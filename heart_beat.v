==> flow/design.v <==
module disp_mux
    (
    input  wire      clk, reset,
    input  wire[7:0] in3, in2, in1, in0,
    output reg[3:0]  an,
    output reg[7:0]  sseg
    );
    localparam N = 19;
    reg[N-1:0]  q_reg;
    wire[N-1:0] q_next;
    always @(posedge clk, posedge reset)
        if (reset)
            q_reg <= 0;
        else
            q_reg <= q_next;
    assign q_next = q_reg + 1;
    always @*
        case (q_reg[N-1:N-2])
            2'b00:
                begin
                    an   = 4'b1110;
                    sseg = in0;
                end
            2'b01:
                begin
                    an   = 4'b1101;
                    sseg = in1;
                end
            2'b10:
                begin
                    an   = 4'b1011;
                    sseg = in2;
                end
            default:
                begin
                    an   = 4'b0111;
                    sseg = in3;
                end
        endcase
endmodule
module heart_beat
(
	input clk,reset_n,
	output [3:0] sel,
	output [7:0] sseg
);
localparam N=694_444;
reg [7:0] led3,led2,led1,led0;
reg [21:0] time_counter_reg,time_counter_next;
reg [1:0] pos_reg,pos_next;
disp_mux disp_unit
        (.clk(clk), .reset(1'b0), .in0(led0), .in1(led1),
         .in2(led2), .in3(led3), .an(sel), .sseg(sseg));
always @(posedge clk or negedge reset_n)
begin
	if(!reset_n)
	begin
		time_counter_reg <= 0;
		pos_reg <= 0;
	end
	else
	begin
		time_counter_reg <= time_counter_next;
		pos_reg <= pos_next;
	end
end
always @*
begin
	if(time_counter_reg == N-1)
		time_counter_next = 0;
	else
		time_counter_next = time_counter_reg + 1;
end
always @*
begin
	if(time_counter_reg == N-1)
	begin
		pos_next = (pos_reg==2'b10)? 0 : pos_reg + 1;
	end
	else
		pos_next = pos_reg;
end
    always @*
    begin
        case (pos_reg)
            2'b00:
                begin
                    led0 = 8'b1111_1111;
                    led1 = 8'b1111_1001;
                    led2 = 8'b1100_1111;
                    led3 = 8'b1111_1111;
                end
            2'b01:
                begin
                    led0 = 8'b1111_1111;
                    led1 = 8'b1100_1111;
                    led2 = 8'b1111_1001;
                    led3 = 8'b1111_1111;
                end
            2'b10:
                begin
                    led0 = 8'b1100_1111;
                    led1 = 8'b1111_1111;
                    led2 = 8'b1111_1111;
                    led3 = 8'b1111_1001;
                end  
            default:   
                begin
                    led0 = 8'b1111_1111;
                    led1 = 8'b1111_1111;
                    led2 = 8'b1111_1111;
                    led3 = 8'b1111_1111;
                end
       endcase
    end
endmodule
# Reports on heart_beat
# The steps from the RTL of heart_beat to its reports follow in flow order.
# Line numbers count from 1 in the design file above.
# Library cell names are shortened.
# Not given: --
# setup
design	heart_beat
clock_port	clk
cell_library	sky130hd
lib_corner	tt_025C_1v80

# Word level
# Counts by Yosys on the flattened word-level netlist (proc, flatten, opt, wreduce; memories kept). Register bits leave out memories and registers merged into their read ports (data or address); mux counts leave out enables and synchronous resets folded into registers. Print and check cells are left out. Cells with the same type and inputs are merged into one.
# op_classes
reduce_and_logical	2
equal	5
n_mux	8
n_addsub	3
# ops
cell	n
6-bit case mux with 2-bit select	2
22-bit by 1-bit adder with 22-bit output (second input constant)	1
22-bit by 20-bit equality test with 1-bit output (second input constant)	1
22-bit two-way mux	1
19-bit by 1-bit adder with 19-bit output (second input constant)	1
6-bit case mux with 3-bit select	1
4-bit case mux with 3-bit select	1
6-bit two-way mux	1
2-bit by 1-bit equality test with 1-bit output (second input constant)	2
2-bit equality test (second input constant)	2
2-bit zero test	2
3-bit two-way mux	1
2-bit by 1-bit adder with 2-bit output (second input constant)	1
2-bit two-way mux	1
# bits
reg_bits	43
output_inout_bits	12
wordCells	21
in_bits	2

# Longest topological paths
# Yosys ltp: most cells in a row. Word level: on the elaborated netlist, between registers, memories and ports. Mapped: between sequential cells and ports; inverters and the memories' decode and read muxes count.
# depth
depth_word	3
ABC_AREA	1
depth_mapped	8
mapped_depth_nobuf	8

# Mapped cells and area
# The flow's flattened synthesis, as Yosys stat reports it; memories are mapped. The netlist is that of the ABC_AREA named above (0 if unset); the other value can give another one.
# mapped
area_um2	2336.0
cell_count	314
ff_cells	43
seqArea_um2	980.9
# by_type
type	n
dfrtp_1	24
dfxtp_1	19
nand2_1	88
inv_1	52
nor2_1	36
xor2_1	14
nand3_1	23
nor2_4	7
xnor2_1	7
nand4_1	8
buf_4	6
nand3_2	3
ha_1	2
nand2_2	3
nor2_2	3
o221ai_1	2
nor3_4	1
a21oi_1	3
# Other cell types: 11; their cells: 13.

# Timing after synthesis
# OpenSTA on the mapped netlist: ideal clock, no wires. The path of least setup slack (recovery checks aside). Input and output delay are each 20% of the period. Register names are those of the netlist, which keeps one name where synthesis merged equal registers.
# synth_timing
path_type	register to output
from	reg disp_unit.q_reg[17]
to	out sseg[5]
delay_ps	1035
stages	5
clock_period_ps	2580
t_arrival_ps	1035
n_path_buf	1
setup_slack_ps	1029
t_required_ps	2064
period_less_setup_slack_ps	1551
# "delay_ps" = arrival - input delay + setup time.
# At an output port there is no setup time.
# "stages": output pins that drive a net of the path, with the launching flip-flop's if there is one; two outputs of one cell count as two.
# "period_less_setup_slack_ps" = period - worst setup slack (recovery checks aside). The figure is calculated, with input and output delays left at 20% of the set period.
# Between the ends stands the longest chain of elaborated cells between them, by number of cells; it is not shown to be the way that was timed. Of several equally long chains one is given.
# A line is the first line of the expression or statement that the cell stems from. Yosys adds cells for indexed reads and writes and turns some case tables into memories.
# synth_via
path_cell_list	dfxtp_1 > inv_1 > nand2_1 > o221ai_1 > buf_4
elab_chain_cells	2
# synth_lines
element	line_no	rtl
start, declared	9	reg[N-1:0]  q_reg;
start, assigned	13	q_reg <= 0;
start, assigned	15	q_reg <= q_next;
2-bit equality test	18	case (q_reg[N-1:N-2])
6-bit case mux with 3-bit select	18
end, declared	45	output [7:0] sseg
# Nets of the timed path that keep an RTL name, with a line that drives or declares them; the list need not be complete.
# synth_nets
signal	line_no
sel[0]	18
sseg[4]	18

# Path in the finished layout
# Path of least setup slack in the final report of flow run B (OpenROAD, finished layout, wires in). Where an end is a register, its clock arrival counts in the times.
# The report prints the path's times to 10 ps; the period is as set.
# layout_timing
path_type	register to output
from	reg pos_reg[1]
to	out sseg[4]
setup_slack_ps	70
t_required_ps	1340
t_arrival_ps	1270
n_path_buf	1
clock_period_ps	1670
stages	5
# Between the ends stands the longest chain of elaborated cells between them, by number of cells; it is not shown to be the way that was timed. Of several equally long chains one is given.
# layout_via
path_cell_list	dfrtp_1 > nor2_2 > o21a_1 > o221ai_2 > buf_2
elab_chain_cells	3
# layout_lines
element	line_no	rtl
start, declared	50	reg [1:0] pos_reg,pos_next;
start, assigned	59	pos_reg <= 0;
start, assigned	64	pos_reg <= pos_next;
2-bit by 1-bit equality test with 1-bit output	85	case (pos_reg)
6-bit case mux with 2-bit select	85
6-bit case mux with 3-bit select	18	case (q_reg[N-1:N-2])
end, declared	45	output [7:0] sseg

# Top module heart_beat; platform sky130hd; tools Yosys and OpenROAD; 2 stored runs in no particular order. Input and output delays are each 20% of the period that was set; the output load is 0.01 pF.
# "period_reached_ps": clock period set for the run, less the worst setup slack. It is reckoned from that one timing run; input and output delays stay at 20% of the period that was set.
# By "worstPathTime_ps" is meant the share of the clock period that the worst setup path is allowed (20% is reserved at inputs, 20% at outputs), minus its slack. Clock arrival times at its registers enter into it.
# "power_total_uw" is the tool's figure for a default switching activity; nothing was simulated.
# "worstPathTime_ps" is known to 10 ps.
# A setting shown as - is not set for that run.
# A result given as - is not shown for that run.
setting or result,flow run A,flow run B
period_ns,1.28,1.67
CORE_UTILIZATION,52,24
SETUP_SLACK_MARGIN,0.23,0.21
PLACE_DENSITY,0.48,-
CELL_PAD_IN_SITES_DETAIL_PLACEMENT,1,-
CTS_CLUSTER_DIAMETER,127,91
MIN_ROUTING_LAYER,met1,met1
MAX_ROUTING_LAYER,met5,-
CAP_MARGIN,20,20
CORE_MARGIN,2,2
SLEW_MARGIN,20,20
PLACE_DENSITY_LB_ADDON,-,0.26
HOLD_SLACK_MARGIN,-,0.17
TNS_END_PERCENT,-,90
ABC_AREA,-,1
GPL_ROUTABILITY_DRIVEN,-,1
synthArea_um2,-,2336.0
design_die_area_um2,-,10538.0
finalCellArea_um2,-,2747.6
fin_util_pct,-,28.6
setup_worst_slack_ps,-,71
fin_tns_ps,-,0
power_total_uw,-,1718
period_reached_ps,-,1599
worstPathTime_ps,-,1270
worstPathKind,-,register to output
# Flow run A: no final report: clock tree synthesis broke off with DPL-0033
