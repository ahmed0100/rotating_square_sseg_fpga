==> flow/design.v <==
module disp_hex_mux
    (
    input  wire      clk, reset_n,
    input  wire      active, mesg,
    input  wire[3:0] hex3, hex2, hex1, hex0,
    input  wire[3:0] dp_in,
    output reg[3:0]  an,
    output reg[7:0]  sseg
    );
    localparam N = 18;
    reg[N-1:0]  q_reg;
    wire[N-1:0] q_next;
    reg[3:0]    hex_in;
    reg         dp;
    always @(posedge clk, negedge  reset_n)
        if (!reset_n)
            q_reg <= 0;
        else
            q_reg <= q_next;
    assign q_next = q_reg + 1;
    always @*
        case (q_reg[N-1:N-2])
            2'b00:
                begin
                    an     = 4'b1110;
                    hex_in = hex0;
                    dp     = dp_in[0];
                end
            2'b01:
                begin
                    an   = 4'b1101;
                    hex_in = hex1;
                    dp     = dp_in[1];
                end
            2'b10:
                begin
                    an   = 4'b1011;
                    hex_in = hex2;
                    dp     = dp_in[2];
                end
            default:
                begin
                    an   = 4'b0111;
                    hex_in = hex3;
                    dp     = dp_in[3];
                end
        endcase
    always @*
    begin
        if (active)
            if (mesg)
                case (an)
                    4'b1110: sseg[7:0] = 8'b11111111;  
                    4'b1101: sseg[7:0] = 8'b11001111;  
                    4'b1011: sseg[7:0] = 8'b11001000;  
                    4'b0111: sseg[7:0] = 8'b11111111;  
                    default: sseg[7:0] = 8'b11111111;  
                endcase
            else
                begin
                    case (hex_in)
                        4'h0: sseg[6:0] = 7'b0000001;
                        4'h1: sseg[6:0] = 7'b1001111;
                        4'h2: sseg[6:0] = 7'b0010010;
                        4'h3: sseg[6:0] = 7'b0000110;
                        4'h4: sseg[6:0] = 7'b1001100;
                        4'h5: sseg[6:0] = 7'b0100100;
                        4'h6: sseg[6:0] = 7'b0100000;
                        4'h7: sseg[6:0] = 7'b0001111;
                        4'h8: sseg[6:0] = 7'b0000000;
                        4'h9: sseg[6:0] = 7'b0000100;
                        4'ha: sseg[6:0] = 7'b0001000;
                        4'hb: sseg[6:0] = 7'b1100000;
                        4'hc: sseg[6:0] = 7'b0110001;
                        4'hd: sseg[6:0] = 7'b1000010;
                        4'he: sseg[6:0] = 7'b0110000;
                        default: sseg[6:0] = 7'b0111000;   
                    endcase
                    sseg[7] = dp;
                end
        else
            sseg[7:0] = 8'b11111111;
    end
endmodule
# From RTL to reports: disp_hex_mux
# Tool output for the design above, in the order of the flow.
# Lines are those of the file above, counted from 1.
# Operators carry their Yosys type and port widths (W data, S select, Z words).
# Library cell names are shortened.
# Not given: --
# design
top	disp_hex_mux
clock_port	clk
cell_library	sky130hd
pvt_corner	tt_025C_1v80

# Elaborated design
# Source: Yosys, flattened and elaborated, memories not mapped. Widths are those after wreduce; folded enables and synchronous resets count as part of the registers. Registers that Yosys merges into a memory's read port (data or address) are not register bits. Print and check cells do not count. Equal cells are merged and count once.
# Memory sizes are those after Yosys's memory passes, which may raise the word count (mostly to a power of two), join words into wider ones and drop unused or constant bits.
# word_totals
ff_bits	18
mem_bits_ro	112
mem_count	1
inputBits	24
out_inout_bits	12
wordCells	15
# memory_table
name	size	width	read_ports	wr	line_no	source
(name not given)	16	7	1	0	61	case (hex_in)
# classes
addsub	1
eq_ne	4
n_mux	7
reduce_and_logical	1
# op_table
operator	count
$pmux W4 S3	2
$add A18 B1 Y18 const B	1
$pmux W6 S2	1
$eq A4 B4 Y1 const B	2
$mux W8	1
$mux W7	1
$pmux W1 S3	1
$eq A2 B1 Y1 const B	1
$eq A2 B2 Y1 const B	1
$logic_not A2 Y1	1
$mux W1	1

# Depth
# Longest topological path by Yosys (ltp), each cell counted once; first at word level (registers and memories cut), then after technology mapping (sequential cells cut; the memories' decode and read muxes count).
# logic_depth
ltp_word	6
abc_area	0
ltp_mapped	11
mapped_depth_nobuf	11

# After synthesis
# Source: synth_stat.txt of the flow (Yosys; design flattened, memories mapped). It holds for the ABC_AREA given above (unset counts as 0); a run with the other value may have another netlist.
# The area totals of this step are shown rounded.
# by_type
cell	count	area_total_um2
dfrtp_1	18	450.432
ha_1	12	150.144
xnor2_1	12	105.101
nand2_1	14	52.55
a222oi_1	5	50.048
inv_1	11	41.29
nand3_1	7	35.034
xor2_1	4	35.034
nor2_1	8	30.029
a21oi_1	5	25.024
mux2_2	2	22.522
mux2i_1	2	20.019
o21ai_0	4	20.019
and3_1	3	18.768
nand4_1	3	18.768
a221oi_2	1	15.014
mux2i_2	1	13.763
nand2b_4	1	13.763
# Not listed: further types 16, cells in them 18.
# synth_totals
stdcells	131
synth_area_um2	1260
flip_flops	18

# Path before layout
# OpenSTA on the mapped netlist: ideal clock, no wires. The path of least setup slack (recovery checks aside). Input and output delay are each 20% of the period. Register names are those of the netlist, which keeps one name where synthesis merged equal registers.
# synth_timing
path_kind	register to output
from	register q_reg[16]
to	output port sseg[5]
tclk_ns	3.04
t_first_pin_ns	0.000
t_arrival_ns	2.193
t_required_ns	2.432
slack_ns	0.239
path_delay_ns	2.193
path_stages	11
period_less_setup_slack_ns	2.801
# "path_delay_ns" = arrival - input delay + setup time.
# A path that ends at an output port has no setup time.
# "path_stages": output pins that drive a net of the path, with the launching flip-flop's if there is one; two outputs of one cell count as two.
# "period_less_setup_slack_ns" = period - worst setup slack (recovery checks aside). The figure is calculated, with input and output delays left at 20% of the set period.
# The rows between start and end are the longest chain of elaborated cells between them; the timing report does not say that the signal goes this way. Where chains are equally long, one stands for them.
# Each line given opens the expression or statement behind the cell; cells for indexed reads and writes are added by Yosys, which also makes memories of some case tables.
# synth_between
cell_sequence	dfrtp_1 -> inv_1 -> ha_1 -> a222oi_1 -> nand2_1 -> o21ai_0 -> inv_1 -> ha_1 -> mux2i_1 -> nand2_1 -> a31oi_1
elab_chain_cells	6
cells_between	11
cone_lines	5
# synth_rtl
element	line_no	source
start: declaration	11	reg[N-1:0]  q_reg;
start: assignment	17	q_reg <= 0;
start: assignment	19	q_reg <= q_next;
$eq A2 B2 Y1	22	case (q_reg[N-1:N-2])
$pmux W4 S3	22
$eq A4 B4 Y1	52	case (an)
$pmux W6 S2	52
$mux W7	51	if (mesg)
$mux W8	50	if (active)
end: declaration	8	output reg[7:0]  sseg

# Path in the finished layout
# Path of least setup slack in the final report of flow run 2 (OpenROAD, finished layout, wires in). Where an end is a register, its clock arrival counts in the times.
# layout_timing
path_kind	register to output
from	register q_reg[16]
to	output port sseg[2]
tclk_ns	1.94
t_first_pin_ns	0.25
t_arrival_ns	2.49
t_required_ns	1.55
slack_ns	-0.94
path_stages	11
# The rows between start and end are the longest chain of elaborated cells between them; the timing report does not say that the signal goes this way. Where chains are equally long, one stands for them.
# layout_between
cell_sequence	dfrtp_1 -> inv_2 -> ha_4 -> a222oi_1 -> nand2_1 -> o21ai_4 -> inv_4 -> ha_4 -> mux2_4 -> a221oi_4 -> buf_2
elab_chain_cells	6
cells_between	11
cone_lines	5
# layout_rtl
element	line_no	source
start: declaration	11	reg[N-1:0]  q_reg;
start: assignment	17	q_reg <= 0;
start: assignment	19	q_reg <= q_next;
$eq A2 B2 Y1	22	case (q_reg[N-1:N-2])
$pmux W4 S3	22
$eq A4 B4 Y1	52	case (an)
$pmux W6 S2	52
$mux W7	51	if (mesg)
$mux W8	50	if (active)
end: declaration	8	output reg[7:0]  sseg

# Measured data: module disp_hex_mux, platform sky130hd, 2 stored runs of the flow under differing settings, order arbitrary. Input and output delays are each 20% of the period that was set; the output load is 0.01 pF.
# "achieved_period_ns": clock period set for the run, less the worst setup slack. It is reckoned from that one timing run; input and output delays stay at 20% of the period that was set.
# "critical_path_time_ns" means the part of the period allowed to the worst setup path (the constraints hold back 20% at inputs and 20% at outputs) less its slack; where the path has registers, the arrival times of their clocks count too.
# "power.total_uw": no workload was simulated; the value follows from the tool's default switching activity.
# Measured values are rounded.
# Settings: n/a = not set for that run.
# Results: n/a = not shown.
stored run	period_ns	CORE_UTILIZATION	SETUP_SLACK_MARGIN	PLACE_DENSITY_LB_ADDON	CORE_MARGIN	CELL_PAD_IN_SITES_GLOBAL_PLACEMENT	CELL_PAD_IN_SITES_DETAIL_PLACEMENT	CTS_CLUSTER_DIAMETER	CAP_MARGIN	SLEW_MARGIN	PLACE_DENSITY	CORE_ASPECT_RATIO	GPL_TIMING_DRIVEN	MIN_ROUTING_LAYER	MAX_ROUTING_LAYER	power.total_uw	finalCellArea_um2	critical_path_time_ns	worst_setup_path_type	final_util_frac	achieved_period_ns	synth_chip_area_um2	timing.setup.tns_ns	fin_ws_ns	final_die_area_um2
flow run 1	1.79	63	0.1	0.0	3	3	0	117	20	20	n/a	n/a	n/a	n/a	n/a	n/a	n/a	n/a	n/a	n/a	n/a	n/a	n/a	n/a	n/a
flow run 2	1.94	22	n/a	n/a	2	n/a	n/a	n/a	20	20	0.81	1.53	1	met2	met4	899	2190	2.49	register to output	0.389	2.878	1260	-6.29	-0.938	6340
# Flow run 1: incomplete, placement halted on FLW-0024
